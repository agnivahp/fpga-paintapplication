==> flow/design.v <==
module bresenham(input logic clk, reset,
				 input logic start,
				 input logic [10:0] x0, y0, x1, y1,
				 output logic plot,
				 output logic [10:0] x, y,
				 output logic done);
logic signed [11:0] dx, dy, err, e2;
logic right, down;
typedef enum logic {IDLE, RUN} state_t;
state_t state;
always_ff @(posedge clk) 
begin
	done <= 1'b0;
	plot <= 1'b0;
	if (reset) 
		state <= IDLE;
	else 
		case (state)
		IDLE:
			if (start) 
			begin
				dx = x1 - x0;  
				right = dx >= 1'b0;
				if (~right) 
					dx = -dx;
				dy = y1 - y0;
				down = dy >= 1'b0;
				if (down) 
					dy = -dy;
				err = dx + dy;
				x <= x0;
				y <= y0;
				plot <= 1'b1;
				state <= RUN;
			end
		RUN:
			if (x == x1 && y == y1)
			begin
				done <= 1'b1;
				state <= IDLE;
			end 
			else 
			begin
				plot <= 1'b1;
				e2 = err << 1;
				if (e2 > dy)
				begin
					err += dy;
					if (right) 
						x <= x + 10'd1;
					else 
						x <= x - 10'd1;
				end
				if (e2 < dx) 
				begin
					err += dx;
					if (down) 
						y <= y + 10'd1;
					else 
						y <= y - 10'd1;
				end
			end
		default:
			state <= IDLE;
		endcase
end
endmodule
# Step by step through the tools: bresenham
# The steps from the RTL of bresenham to its reports follow in flow order.
# Lines are those of the file above, counted from 1.
# Operators carry their Yosys type and port widths (W data, S select, Z words).
# Library cell names are shortened.
# Not given: --
# setup
top_module	bresenham
clock_port	clk
lib	sky130hd
corner	tt_025C_1v80

# Word level
# Source: Yosys, flattened and elaborated, memories not mapped. Widths are those after wreduce. Registers that Yosys merges into a memory's read port (data or address) are not register bits. Print and check cells do not count.
# word_totals
reg_bits	62
input_bits	47
out_inout_bits	24
word_cells	77
# op_classes
add_sub_neg	11
compare	4
equal	7
muxes	38
n_logic	2
reduce_logical	6
# ops
cell	n
$mux W12	19
$mux W11	8
$pmux W11 S2	2
$add A12 B12 Y12	3
$sub A11 B11 Y12	2
$ge A12 B1 Y1 const B	2
$neg A12 Y12	2
$pmux W12 S2	1
$add A11 B1 Y11 const B	2
$sub A11 B1 Y11 const B	2
$eq A11 B11 Y1	2
$gt A12 B12 Y1	1
$lt A12 B12 Y1	1
$reduce_and A4 Y1	2
$mux W1	7
$ne A2 B1 Y1 const B	3
$reduce_and A3 Y1	2
$ne A2 B2 Y1 const B	2
$not A1 Y1	2
$reduce_or A2 Y1	1
$pmux W1 S2	1
$logic_and A1 B1 Y1	1

# Longest topological paths
# Depth = most cells in a row (Yosys ltp): at word level without a register or memory, in the mapped netlist without a sequential cell, where the memories' decode and read muxes count.
# logic_depth
depth_word	9
ABC_AREA	1
ltp_mapped	24
mapped_depth_nobuf	24

# Synthesis result
# The flow's flattened synthesis, as Yosys stat reports it; memories are mapped. The netlist is that of the ABC_AREA named above (0 if unset); the other value can give another one.
# Totals and module areas in this step are rounded.
# types
cell	n	area_total_um2
edfxtp_1	57	1.71E+03
ha_1	77	963.424
nand2_1	190	713.184
inv_1	173	649.373
nor2_1	78	292.781
xor2_1	32	280.269
nand3_1	55	275.264
a21oi_1	50	250.24
o21ai_0	44	220.211
xnor2_1	19	166.41
nand4_1	20	125.12
fa_1	5	100.096
nand3_2	6	60.058
nor3_1	12	60.058
nand2_2	9	56.304
or2_2	9	56.304
nand3b_1	7	52.55
dfxtp_1	2	40.038
# Not listed: further types 30, cells in them 64.
# mapped
stdcells	909
yosys_area_um2	6600
seqArea_um2	1800
ff_cells	59
n_buf	7

# Worst setup path after synthesis
# OpenSTA on the mapped netlist: ideal clock, no wires. The path of least setup slack (recovery checks aside). Input and output delay are each 20% of the period. Register names are those of the netlist, which keeps one name where synthesis merged equal registers.
# synth_timing
path_type	input -> register
start	input y1[0]
end	register err[10]
tclk_ns	4.55
in_delay_ns	0.910
setup_ns	0.253
t_first_pin_ns	0.910
arrival_time_ns	3.525
required_ns	4.297
slack_ns	0.772
delay_ns	2.868
stages	20
n_path_buf	0
period_less_setup_slack_ns	3.778
# "delay_ns" = arrival - input delay + setup time.
# "stages": output pins that drive a net of the path, with the launching flip-flop's if there is one; two outputs of one cell count as two.
# "period_less_setup_slack_ns" is the clock period less the worst setup slack; recovery checks do not enter. This is arithmetic on one report: input and output delays are still those of the set period (20% each).
# Between the ends stands the longest chain of elaborated cells between them, by number of cells; it is not shown to be the way that was timed. Of several equally long chains one is given.
# Each line given opens the expression or statement behind the cell; cells for indexed reads and writes are added by Yosys, which also makes memories of some case tables.
# The path ends at the data pin of a flip-flop with enable; ways to the enable are not counted.
# synth_via
cell_sequence	inv_1 -> ha_1 -> fa_1 -> inv_1 -> nand2_2 -> nand2_2 -> nand2_1 -> nor2_1 -> nand3_2 -> nand3b_1 -> xor2_1 -> inv_1 -> ha_1 -> nand2_1 -> o21ai_0 -> a21oi_1 -> o21bai_1 -> nand3_1 -> nand3_1 -> nand2_1
elab_chain_len	9
cone_cells	18
lines_between	11
classes_between	4 x add/sub; 1 x compare; 1 x eq/ne; 11 x mux; 1 x reduce/logical
# synth_lines
element	line_no	rtl
start, declared	3	input logic [10:0] x0, y0, x1, y1,
$sub A11 B11 Y12	26	dy = y1 - y0;
$neg A12 Y12	29	dy = -dy;
$mux W12	28	if (down)
$mux W12	20	if (start)
$mux W12	18	case (state)
$mux W12	15	if (reset)
$add A12 B12 Y12	30	err = dx + dy;
$mux W12	20
$pmux W12 S2	18
end, assigned	30
end, declared	7	logic signed [11:0] dx, dy, err, e2;

# Worst path after layout
# Path of least setup slack in the final report of entry A (OpenROAD, finished layout, wires in). Where an end is a register, its clock arrival counts in the times.
# layout_timing
path_type	input -> register
start	input y1[0]
end	register err[9]
tclk_ns	8.14
in_delay_ns	1.63
setup_ns	0.27
t_first_pin_ns	1.63
arrival_time_ns	5.18
required_ns	8.21
slack_ns	3.03
stages	19
n_path_buf	1
# Between the ends stands the longest chain of elaborated cells between them, by number of cells; it is not shown to be the way that was timed. Of several equally long chains one is given.
# The path ends at the data pin of a flip-flop with enable; ways to the enable are not counted.
# layout_via
cell_sequence	clkdlybuf4s50_1 -> inv_1 -> ha_1 -> fa_1 -> ha_1 -> inv_1 -> a21oi_2 -> nand3_2 -> xnor2_1 -> inv_1 -> ha_1 -> nand2_1 -> nor2_1 -> nor2_1 -> o21ai_0 -> a21oi_1 -> o21bai_1 -> xor2_1 -> o21ai_0
elab_chain_len	9
cone_cells	18
lines_between	11
classes_between	4 x add/sub; 1 x compare; 1 x eq/ne; 11 x mux; 1 x reduce/logical
# layout_lines
element	line_no	rtl
start, declared	3	input logic [10:0] x0, y0, x1, y1,
$sub A11 B11 Y12	26	dy = y1 - y0;
$neg A12 Y12	29	dy = -dy;
$mux W12	28	if (down)
$mux W12	20	if (start)
$mux W12	18	case (state)
$mux W12	15	if (reset)
$add A12 B12 Y12	30	err = dx + dy;
$mux W12	20
$pmux W12 S2	18
end, assigned	30
end, declared	7	logic signed [11:0] dx, dy, err, e2;

Record of 2 stored runs of the RTL-to-layout flow on bresenham, platform sky130hd. The runs are unordered. Constraints: input delay and output delay 20% of the set period each, output load 0.01 pF.
"achievedPeriod_ns" is the run's clock period less its worst setup slack. It is reckoned from that one timing run; input and output delays stay at 20% of the period that was set.
"worst_path_allowed_less_slack_ns": the worst setup path's part of the clock period (all of it between registers, 20% less for each end at a port) less its slack. A launch clock that arrives late makes it longer, a capture clock that arrives late makes it shorter.
By "totalPower_mw" is meant OpenSTA's value without simulated activity: inputs other than the clock are taken to toggle once in ten clock periods, and the tool carries that through the logic.
Measured values are rounded.

Entry A, flow files:
==> flow/run.sh <==
#!/bin/bash
# the make line also repeats the synthesis and layout settings of config.mk as NAME=value (left out here)
make -C /OpenROAD-flow-scripts/flow DESIGN_CONFIG=/design/flow/config.mk WORK_HOME=/design/flow/orfs CLKGATE_MAP_FILE= finish
==> flow/config.mk <==
export PLATFORM = sky130hd
export DESIGN_NAME = bresenham
export DESIGN_NICKNAME = bresenham
export VERILOG_FILES = /design/flow/design.v
export SDC_FILE = /design/flow/constraint.sdc
export NUM_CORES = 4
export LEC_CHECK = 0
export ABC_AREA = 1
export CAP_MARGIN = 20
export CORE_ASPECT_RATIO = 1.35
export CORE_MARGIN = 2
export CORE_UTILIZATION = 65
export CTS_CLUSTER_SIZE = 19
export PLACE_DENSITY = 0.72
export SETUP_SLACK_MARGIN = 0.19
export SLEW_MARGIN = 20
==> flow/constraint.sdc <==
create_clock -name core_clock -period 8.14 [get_ports {clk}]
set_input_delay 1.6280 -clock core_clock [delete_from_list [all_inputs] [get_ports {clk}]]
set_output_delay 1.6280 -clock core_clock [all_outputs]
set_load 0.01 [all_outputs]

==> results of entry A, as CSV <==
result,value
die_um2,11000
fin_ws_ns,3.0
worst_path_allowed_less_slack_ns,3.48
path_kind,"input -> register"
tns_setup_ns,0.000
synthesis_area_um2,6600
totalPower_mw,1.9
final_stdcell_area_um2,7800
utilization_pct,79
ws_hold_ns,0.63
achievedPeriod_ns,5.107

Entry B, flow files:
==> flow/run.sh <==
#!/bin/bash
# the make line also repeats the synthesis and layout settings of config.mk as NAME=value (left out here)
make -C /OpenROAD-flow-scripts/flow DESIGN_CONFIG=/design/flow/config.mk WORK_HOME=/design/flow/orfs CLKGATE_MAP_FILE= finish
==> flow/config.mk <==
export PLATFORM = sky130hd
export DESIGN_NAME = bresenham
export DESIGN_NICKNAME = bresenham
export VERILOG_FILES = /design/flow/design.v
export SDC_FILE = /design/flow/constraint.sdc
export NUM_CORES = 4
export LEC_CHECK = 0
export ABC_AREA = 1
export CAP_MARGIN = 15
export CELL_PAD_IN_SITES_GLOBAL_PLACEMENT = 0
export CORE_MARGIN = 2
export CORE_UTILIZATION = 52
export GPL_ROUTABILITY_DRIVEN = 0
export HOLD_SLACK_MARGIN = 0.1
export MAX_ROUTING_LAYER = met5
export PLACE_DENSITY = 0.94
export SLEW_MARGIN = 25
==> flow/constraint.sdc <==
create_clock -name core_clock -period 4.34 [get_ports {clk}]
set_input_delay 0.8680 -clock core_clock [delete_from_list [all_inputs] [get_ports {clk}]]
set_output_delay 0.8680 -clock core_clock [all_outputs]
set_load 0.01 [all_outputs]

==> results of entry B, as CSV <==
result,value
die_um2,14000
fin_ws_ns,0.15
worst_path_allowed_less_slack_ns,3.32
path_kind,"input -> register"
tns_setup_ns,0.000
synthesis_area_um2,6600
totalPower_mw,3.8
final_stdcell_area_um2,8000
utilization_pct,64
ws_hold_ns,0.72
achievedPeriod_ns,4.190
